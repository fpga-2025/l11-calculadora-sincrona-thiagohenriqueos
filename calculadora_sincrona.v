==> flow/design.v <==
module bloco_operacional (
    input wire clk,
    input wire reset,
    input wire clr_AcReg,
    input wire clr_SaidaReg,
    input wire load_AcReg,
    input wire load_SaidaReg,
    input wire Sel0,
    input wire Sel1,
    input wire [7:0] entrada,
    output reg [7:0] saida
);
    reg [7:0] AcReg;
    reg [7:0] SaidaReg;
    always @(posedge clk or posedge reset) begin
            if (reset)
                AcReg <= 8'd0;
            else if (clr_AcReg)
                AcReg <= 8'd0;
            else if (load_AcReg)
                AcReg <= (Sel0 == 1'b0) ? (AcReg + entrada) : (AcReg - entrada);
        end
        always @(posedge clk or posedge reset) begin
            if (reset)
                SaidaReg <= 8'd0;
            else if (clr_SaidaReg)
                SaidaReg <= 8'd0;
            else if (load_SaidaReg)
                SaidaReg <= (Sel1 == 1'b0) ? AcReg : entrada;
        end
    always @(*) begin
        saida = SaidaReg;
    end
endmodule
module calculadora_sincrona (
    input wire clk,
    input wire reset,
    input wire [2:0] codigo,
    input wire [7:0] entrada,
    output wire [7:0] saida
);
    wire load_AcReg;
    wire load_SaidaReg;
    wire clr_AcReg;
    wire clr_SaidaReg;
    wire Sel0;
    wire Sel1;
    maquina_mealy controle (
        .clk(clk),
        .reset(reset),
        .codigo(codigo),
        .load_AcReg(load_AcReg),
        .load_SaidaReg(load_SaidaReg),
        .clr_AcReg(clr_AcReg),
        .clr_SaidaReg(clr_SaidaReg),
        .Sel0(Sel0),
        .Sel1(Sel1)
    );
    bloco_operacional datapath (
        .clk(clk),
        .reset(reset),   
        .clr_AcReg(clr_AcReg),
        .clr_SaidaReg(clr_SaidaReg),
        .load_AcReg(load_AcReg),
        .load_SaidaReg(load_SaidaReg),
        .Sel0(Sel0),
        .Sel1(Sel1),
        .entrada(entrada),
        .saida(saida)
    );
endmodule
module maquina_mealy (
    input  wire clk,
    input  wire reset,
    input  wire [2:0] codigo,
    output reg load_AcReg,
    output reg load_SaidaReg,
    output reg clr_AcReg,
    output reg clr_SaidaReg,
    output reg Sel0,
    output reg Sel1
);
parameter EST_RESET             = 3'b000;
parameter EST_MOSTRA_ENTRADA    = 3'b001;
parameter EST_SOMA              = 3'b010;
parameter EST_SUBTRAI           = 3'b011;
parameter EST_MOSTRA_ACUMULADOR = 3'b100;
reg [2:0] estado_atual, proximo_estado;
    always @(posedge clk or posedge reset) begin
        if (reset)
            estado_atual <= EST_RESET;
        else
            estado_atual <= proximo_estado;
    end
    always @(*) begin
        proximo_estado = estado_atual;  
        case (estado_atual)
            EST_RESET: begin
                if (codigo == 3'b000)
                    proximo_estado = EST_MOSTRA_ENTRADA;
                else if (codigo == 3'b001)
                    proximo_estado = EST_SOMA;
                else if (codigo == 3'b010)
                    proximo_estado = EST_SUBTRAI;
                else if (codigo == 3'b011)
                    proximo_estado = EST_MOSTRA_ACUMULADOR;
            end
            EST_MOSTRA_ENTRADA: begin
                if (codigo == 3'b000)
                    proximo_estado = EST_MOSTRA_ENTRADA;
                else if (codigo == 3'b001)
                    proximo_estado = EST_SOMA;
                else if (codigo == 3'b010)
                    proximo_estado = EST_SUBTRAI;
                else if (codigo == 3'b011)
                    proximo_estado = EST_MOSTRA_ACUMULADOR;
            end
            EST_SOMA: begin
                if (codigo == 3'b000)
                    proximo_estado = EST_MOSTRA_ENTRADA;
            end
            EST_SUBTRAI: begin
                if (codigo == 3'b000)
                    proximo_estado = EST_MOSTRA_ENTRADA;
            end
            EST_MOSTRA_ACUMULADOR: begin
                if (codigo == 3'b000)
                    proximo_estado = EST_MOSTRA_ENTRADA;
            end
            default: proximo_estado = EST_RESET;
        endcase
    end
    always @(*) begin
        load_AcReg     = 0;
        load_SaidaReg  = 0;
        clr_AcReg      = 0;
        clr_SaidaReg   = 0;
        Sel0           = 0;
        Sel1           = 0;
        if (estado_atual == EST_RESET) begin
            if (codigo == 3'b000) begin
                load_SaidaReg  = 1;
                Sel1           = 1;
            end else if (codigo == 3'b001) begin
                load_AcReg     = 1;
                clr_SaidaReg   = 1;
            end else if (codigo == 3'b010) begin
                load_AcReg     = 1;
                clr_SaidaReg   = 1;
                Sel0           = 1;
            end else if (codigo == 3'b011) begin
                load_SaidaReg   = 1;
            end 
        end else if (estado_atual == EST_MOSTRA_ENTRADA) begin
            if (codigo == 3'b000) begin
                load_SaidaReg  = 1;
                Sel1           = 1;
            end else if (codigo == 3'b001) begin
                load_AcReg     = 1;
                clr_SaidaReg   = 1;
            end else if (codigo == 3'b010) begin
                load_AcReg     = 1;
                clr_SaidaReg   = 1;
                Sel0           = 1;
            end else if (codigo == 3'b011) begin
                load_SaidaReg   = 1;
            end 
        end else if (estado_atual == EST_SOMA) begin
            if (codigo == 3'b000) begin
                load_SaidaReg  = 1;
                Sel1           = 1;
            end else if (codigo == 3'b001) begin
                load_AcReg     = 1;
                clr_SaidaReg   = 1;
            end else if (codigo == 3'b010) begin
                load_AcReg     = 1;
                clr_SaidaReg   = 1;
                Sel0           = 1;
            end else if (codigo == 3'b011) begin
                load_SaidaReg   = 1;
            end 
        end else if (estado_atual == EST_SUBTRAI) begin
            if (codigo == 3'b000) begin
                load_SaidaReg  = 1;
                Sel1           = 1;
            end else if (codigo == 3'b001) begin
                load_AcReg     = 1;
                clr_SaidaReg   = 1;
            end else if (codigo == 3'b010) begin
                load_AcReg     = 1;
                clr_SaidaReg   = 1;
                Sel0           = 1;
            end else if (codigo == 3'b011) begin
                load_SaidaReg   = 1;
            end 
        end else if (estado_atual == EST_MOSTRA_ACUMULADOR) begin
            if (codigo == 3'b000) begin
                load_SaidaReg  = 1;
                Sel1           = 1;
            end else if (codigo == 3'b001) begin
                load_AcReg     = 1;
                clr_SaidaReg   = 1;
            end else if (codigo == 3'b010) begin
                load_AcReg     = 1;
                clr_SaidaReg   = 1;
                Sel0           = 1;
            end else if (codigo == 3'b011) begin
                load_SaidaReg   = 1;
            end 
        end
    end
endmodule
From RTL to reports: calculadora_sincrona
What the tools print for calculadora_sincrona, step after step. Lines are those of the file above, counted from 1. Library cell names are shortened. A cell with -- has no value.

Top module: calculadora_sincrona. Clock input: clk. Cell library: sky130hd. Corner: tt_025C_1v80.

After elaboration
Source: Yosys, flattened and elaborated, memories not mapped. Widths are those after wreduce. Registers that Yosys merges into a memory's read port (data or address) are not register bits. Print and check cells do not count. Equal cells are merged and count once.

Memory bits (writable): 0. The entry for elaborated cells reads 60. For bits in registers the number is 19. The figure for output and inout bits is 8. Under bits in read-only memories stands 0. Latch bits: 0. Memories: 0. Clocked read ports x word width: 0.

The figure for reduce/logical cells is 6. Divide/modulo/power cells: 0. The figure for $lt $le $gt $ge is 0. For multipliers the number is 0. The figure for multiplexer cells is 40. The entry for shift operators reads 0. For bitwise logic cells the number is 0. The entry for eq/ne operators reads 9. The figure for add/sub/neg operators is 2.

Operators with widths (count): 8-bit two-way mux (4); 1-bit two-way mux (30); 3-bit two-way mux (5); 3-bit by 2-bit == test with 1-bit output with constant B (4); 8-bit adder (1); 8-bit subtractor (1); 3-bit by 1-bit == test with 1-bit output with constant B (2); 3-bit zero test (2); 3-bit parallel mux with 2-bit select (1); 5-bit by 1-bit != test with 1-bit output with constant B (1); 3-bit == test with constant B (1); 3-bit OR reduction (1); 2-bit by 1-bit != test with 1-bit output with constant B (1); 2-bit AND reduction (1); 2-bit nonzero test (1); 2-bit OR reduction (1).

Logic depth
Longest topological path by Yosys (ltp), each cell counted once; first at word level (registers and memories cut), then after technology mapping (sequential cells cut; the memories' decode and read muxes count).

For depth in word-level cells the number is 12. For ABC_AREA the number is 0. The entry for depth in mapped cells reads 12. The entry for depth with buffers taken out reads 11.

After synthesis
Source: synth_stat.txt of the flow (Yosys; design flattened, memories mapped). It holds for the ABC_AREA given above (unset counts as 0); a run with the other value may have another netlist. Totals and module areas in this step are rounded.

Cell types (count): dfrtp_1 (20); ha_1 (8); mux2i_1 (9); xnor2_1 (7); nand2_1 (16); a21oi_1 (10); mux2_2 (4); o21ai_1 (9); o21ai_0 (8); xor2_1 (4); nor2_1 (9); dfstp_2 (1); inv_1 (7); fa_1 (1); nor3_1 (4); o211a_1 (2); xor2_2 (1); a21o_1 (2).

Other cell types: 20; their cells: 26.

The figure for buffer cells is 5. The figure for synthesis area is 1400 um^2. The figure for cell count is 148. For mapped flip-flops the number is 21.

By module: a second synthesis without flattening, with its own total; a netlist apart from the flattened one above.

For cell total of the unflattened synthesis the number is 167. The entry for area (unflattened synthesis) reads 1500 um^2.

Each row is one instance without its submodules.

Modules: bloco_operacional (area 1200 um^2, cells 136, instances 1); maquina_mealy (area 280 um^2, cells 31, instances 1); calculadora_sincrona (area 0.0 um^2, cells 0, instances 1).

Path before layout
Source: OpenSTA report_checks on the synthesized netlist (no wires, ideal clock, input and output delay 20% of the period each), path of least setup slack; recovery checks are left aside. Register names are those of the netlist, which keeps one name where synthesis merged equal registers.

Path kind: input-to-reg. Start point: in codigo[2]. End point: reg datapath.AcReg[6]. For library setup time the number is 0.125 ns. Arrival: 2.876 ns. Under clock period stands 3.65 ns. The figure for required time is 3.525 ns. For stages the number is 11. Time at the first pin: 0.730 ns. Under path delay stands 2.271 ns. Path slack: 0.650 ns. Under buffers on the path stands 1. For period reached after synthesis the number is 3.0 ns.

"path delay" = arrival - input delay + setup time. "stages" counts driving pins, that of a launching flip-flop among them; a cell with two outputs on the path counts twice. "period reached after synthesis" = period - worst setup slack (recovery checks aside). The figure is calculated, with input and output delays left at 20% of the set period. The rows between start and end are the longest chain of elaborated cells between them; the timing report does not say that the signal goes this way. Where chains are equally long, one stands for them. A line is the first line of the expression or statement that the cell stems from. Yosys adds cells for indexed reads and writes and turns some case tables into memories. At most two assigning lines are given for a register; there are more.

Cell sequence: clkbuf_1 nor3b_1 nor2b_1 nor2_1 xnor2_1 ha_1 a21o_1 a21oi_1 o21ai_0 xor2_1 mux2_2. The figure for cells in the longest elaborated chain is 10.

RTL lines, path after synthesis: start, declared (line 38) `input wire [2:0] codigo,`; 3-bit by 2-bit == test with 1-bit output (line 203) `end else if (codigo == 3'b010) begin`; 1-bit two-way mux (line 203); 1-bit two-way mux (line 200) `end else if (codigo == 3'b001) begin`; 1-bit two-way mux (line 197) `if (codigo == 3'b000) begin`; 1-bit two-way mux (line 196) `end else if (estado_atual == EST_MOSTRA_ACUMULADOR) begin`; 1-bit two-way mux (line 182) `end else if (estado_atual == EST_SUBTRAI) begin`; 1-bit two-way mux (line 168) `end else if (estado_atual == EST_SOMA) begin`; 1-bit two-way mux (line 154) `end else if (estado_atual == EST_MOSTRA_ENTRADA) begin`; 1-bit two-way mux (line 140) `if (estado_atual == EST_RESET) begin`; 8-bit two-way mux (line 21) `AcReg <= (Sel0 == 1'b0) ? (AcReg + entrada) : (AcReg - entrada);`; end, assigned (line 19) `AcReg <= 8'd0;`; end, assigned (line 21); end, declared (line 13) `reg [7:0] AcReg;`.

Path in the finished layout
From the final timing report of job 1: the path of least setup slack in the routed layout; clock arrival at registers is part of the times.

Path kind: input-to-reg. Start point: in codigo[1]. End point: reg datapath.AcReg[7]. Arrival: 3.41 ns. The figure for required time is 3.86 ns. Under buffers on the path stands 1. Time at the first pin: 0.73 ns. For stages the number is 11. Path slack: 0.45 ns. Under clock period stands 3.66 ns. For library setup time the number is 0.10 ns.

The rows between start and end are the longest chain of elaborated cells between them; the timing report does not say that the signal goes this way. Where chains are equally long, one stands for them. At most two assigning lines are given for a register; there are more.

Cell sequence: clkdlybuf4s50_1 nor3b_1 nor2b_1 a21oi_1 xnor2_1 ha_1 a21oi_1 o21ai_0 o21a_1 mux2_4 xor2_2. The figure for cells in the longest elaborated chain is 10.

RTL lines, path post-layout: start, declared (line 38) `input wire [2:0] codigo,`; 3-bit by 2-bit == test with 1-bit output (line 203) `end else if (codigo == 3'b010) begin`; 1-bit two-way mux (line 203); 1-bit two-way mux (line 200) `end else if (codigo == 3'b001) begin`; 1-bit two-way mux (line 197) `if (codigo == 3'b000) begin`; 1-bit two-way mux (line 196) `end else if (estado_atual == EST_MOSTRA_ACUMULADOR) begin`; 1-bit two-way mux (line 182) `end else if (estado_atual == EST_SUBTRAI) begin`; 1-bit two-way mux (line 168) `end else if (estado_atual == EST_SOMA) begin`; 1-bit two-way mux (line 154) `end else if (estado_atual == EST_MOSTRA_ENTRADA) begin`; 1-bit two-way mux (line 140) `if (estado_atual == EST_RESET) begin`; 8-bit two-way mux (line 21) `AcReg <= (Sel0 == 1'b0) ? (AcReg + entrada) : (AcReg - entrada);`; end, assigned (line 19) `AcReg <= 8'd0;`; end, assigned (line 21); end, declared (line 13) `reg [7:0] AcReg;`.

FLOW RESULTS
============

Measured data: module calculadora_sincrona, platform sky130hd, 2 stored runs of the flow under differing settings, order arbitrary. Input and output delays are each 20% of the period that was set; the output load is 0.01 pF. "time of the worst setup path": the worst setup path's part of the clock period (all of it between registers, 20% less for each end at a port) less its slack. A launch clock that arrives late makes it longer, a capture clock that arrives late makes it shorter. "total design power" rests on the timing tool's default activity at the inputs, not on a simulated workload. Measured values are rounded.

Files of job 1:
==> flow/run.sh <==
#!/bin/bash
# the make line also repeats the synthesis and layout settings of config.mk as NAME=value (left out here)
make -C /OpenROAD-flow-scripts/flow DESIGN_CONFIG=/design/flow/config.mk WORK_HOME=/design/flow/orfs CLKGATE_MAP_FILE= finish
==> flow/config.mk <==
export PLATFORM = sky130hd
export DESIGN_NAME = calculadora_sincrona
export DESIGN_NICKNAME = calculadora_sincrona
export VERILOG_FILES = /design/flow/design.v
export SDC_FILE = /design/flow/constraint.sdc
export NUM_CORES = 4
export LEC_CHECK = 0
export CAP_MARGIN = 20
export CORE_MARGIN = 2
export CORE_UTILIZATION = 40
export SLEW_MARGIN = 20
==> flow/constraint.sdc <==
create_clock -name core_clock -period 3.66 [get_ports {clk}]
set_input_delay 0.7320 -clock core_clock [delete_from_list [all_inputs] [get_ports {clk}]]
set_output_delay 0.7320 -clock core_clock [all_outputs]
set_load 0.01 [all_outputs]

Results of job 1. The total negative slack on setup checks comes to 0.000 ns. For the die outline area the run shows 4,000 um^2. The measured setup slack of the worst path is 0.45 ns. The total design power is 1,000 µW. The area of the standard cells in the finished layout reads 1,700 um^2. For the time of the worst setup path the run shows 2.48 ns. Kind of the worst setup path: input-to-reg. The measured synthesized cell area is 1,400 um^2. The worst hold slack reads 0.49 ns.

Files of job 2:
==> flow/run.sh <==
#!/bin/bash
# the make line also repeats the synthesis and layout settings of config.mk as NAME=value (left out here)
make -C /OpenROAD-flow-scripts/flow DESIGN_CONFIG=/design/flow/config.mk WORK_HOME=/design/flow/orfs CLKGATE_MAP_FILE= finish
==> flow/config.mk <==
export PLATFORM = sky130hd
export DESIGN_NAME = calculadora_sincrona
export DESIGN_NICKNAME = calculadora_sincrona
export VERILOG_FILES = /design/flow/design.v
export SDC_FILE = /design/flow/constraint.sdc
export NUM_CORES = 4
export LEC_CHECK = 0
export ABC_AREA = 1
export CAP_MARGIN = 20
export CELL_PAD_IN_SITES_DETAIL_PLACEMENT = 2
export CELL_PAD_IN_SITES_GLOBAL_PLACEMENT = 1
export CORE_MARGIN = 9
export CORE_UTILIZATION = 63
export CTS_CLUSTER_DIAMETER = 323
export CTS_CLUSTER_SIZE = 46
export GPL_ROUTABILITY_DRIVEN = 0
export PLACE_DENSITY_LB_ADDON = 0.03
export SETUP_SLACK_MARGIN = 1.61
export SLEW_MARGIN = 20
export TNS_END_PERCENT = 35
==> flow/constraint.sdc <==
create_clock -name core_clock -period 5.53 [get_ports {clk}]
set_input_delay 1.1060 -clock core_clock [delete_from_list [all_inputs] [get_ports {clk}]]
set_output_delay 1.1060 -clock core_clock [all_outputs]
set_load 0.01 [all_outputs]

Outcome of job 2: stopped before the end: placement reported FLW-0024.
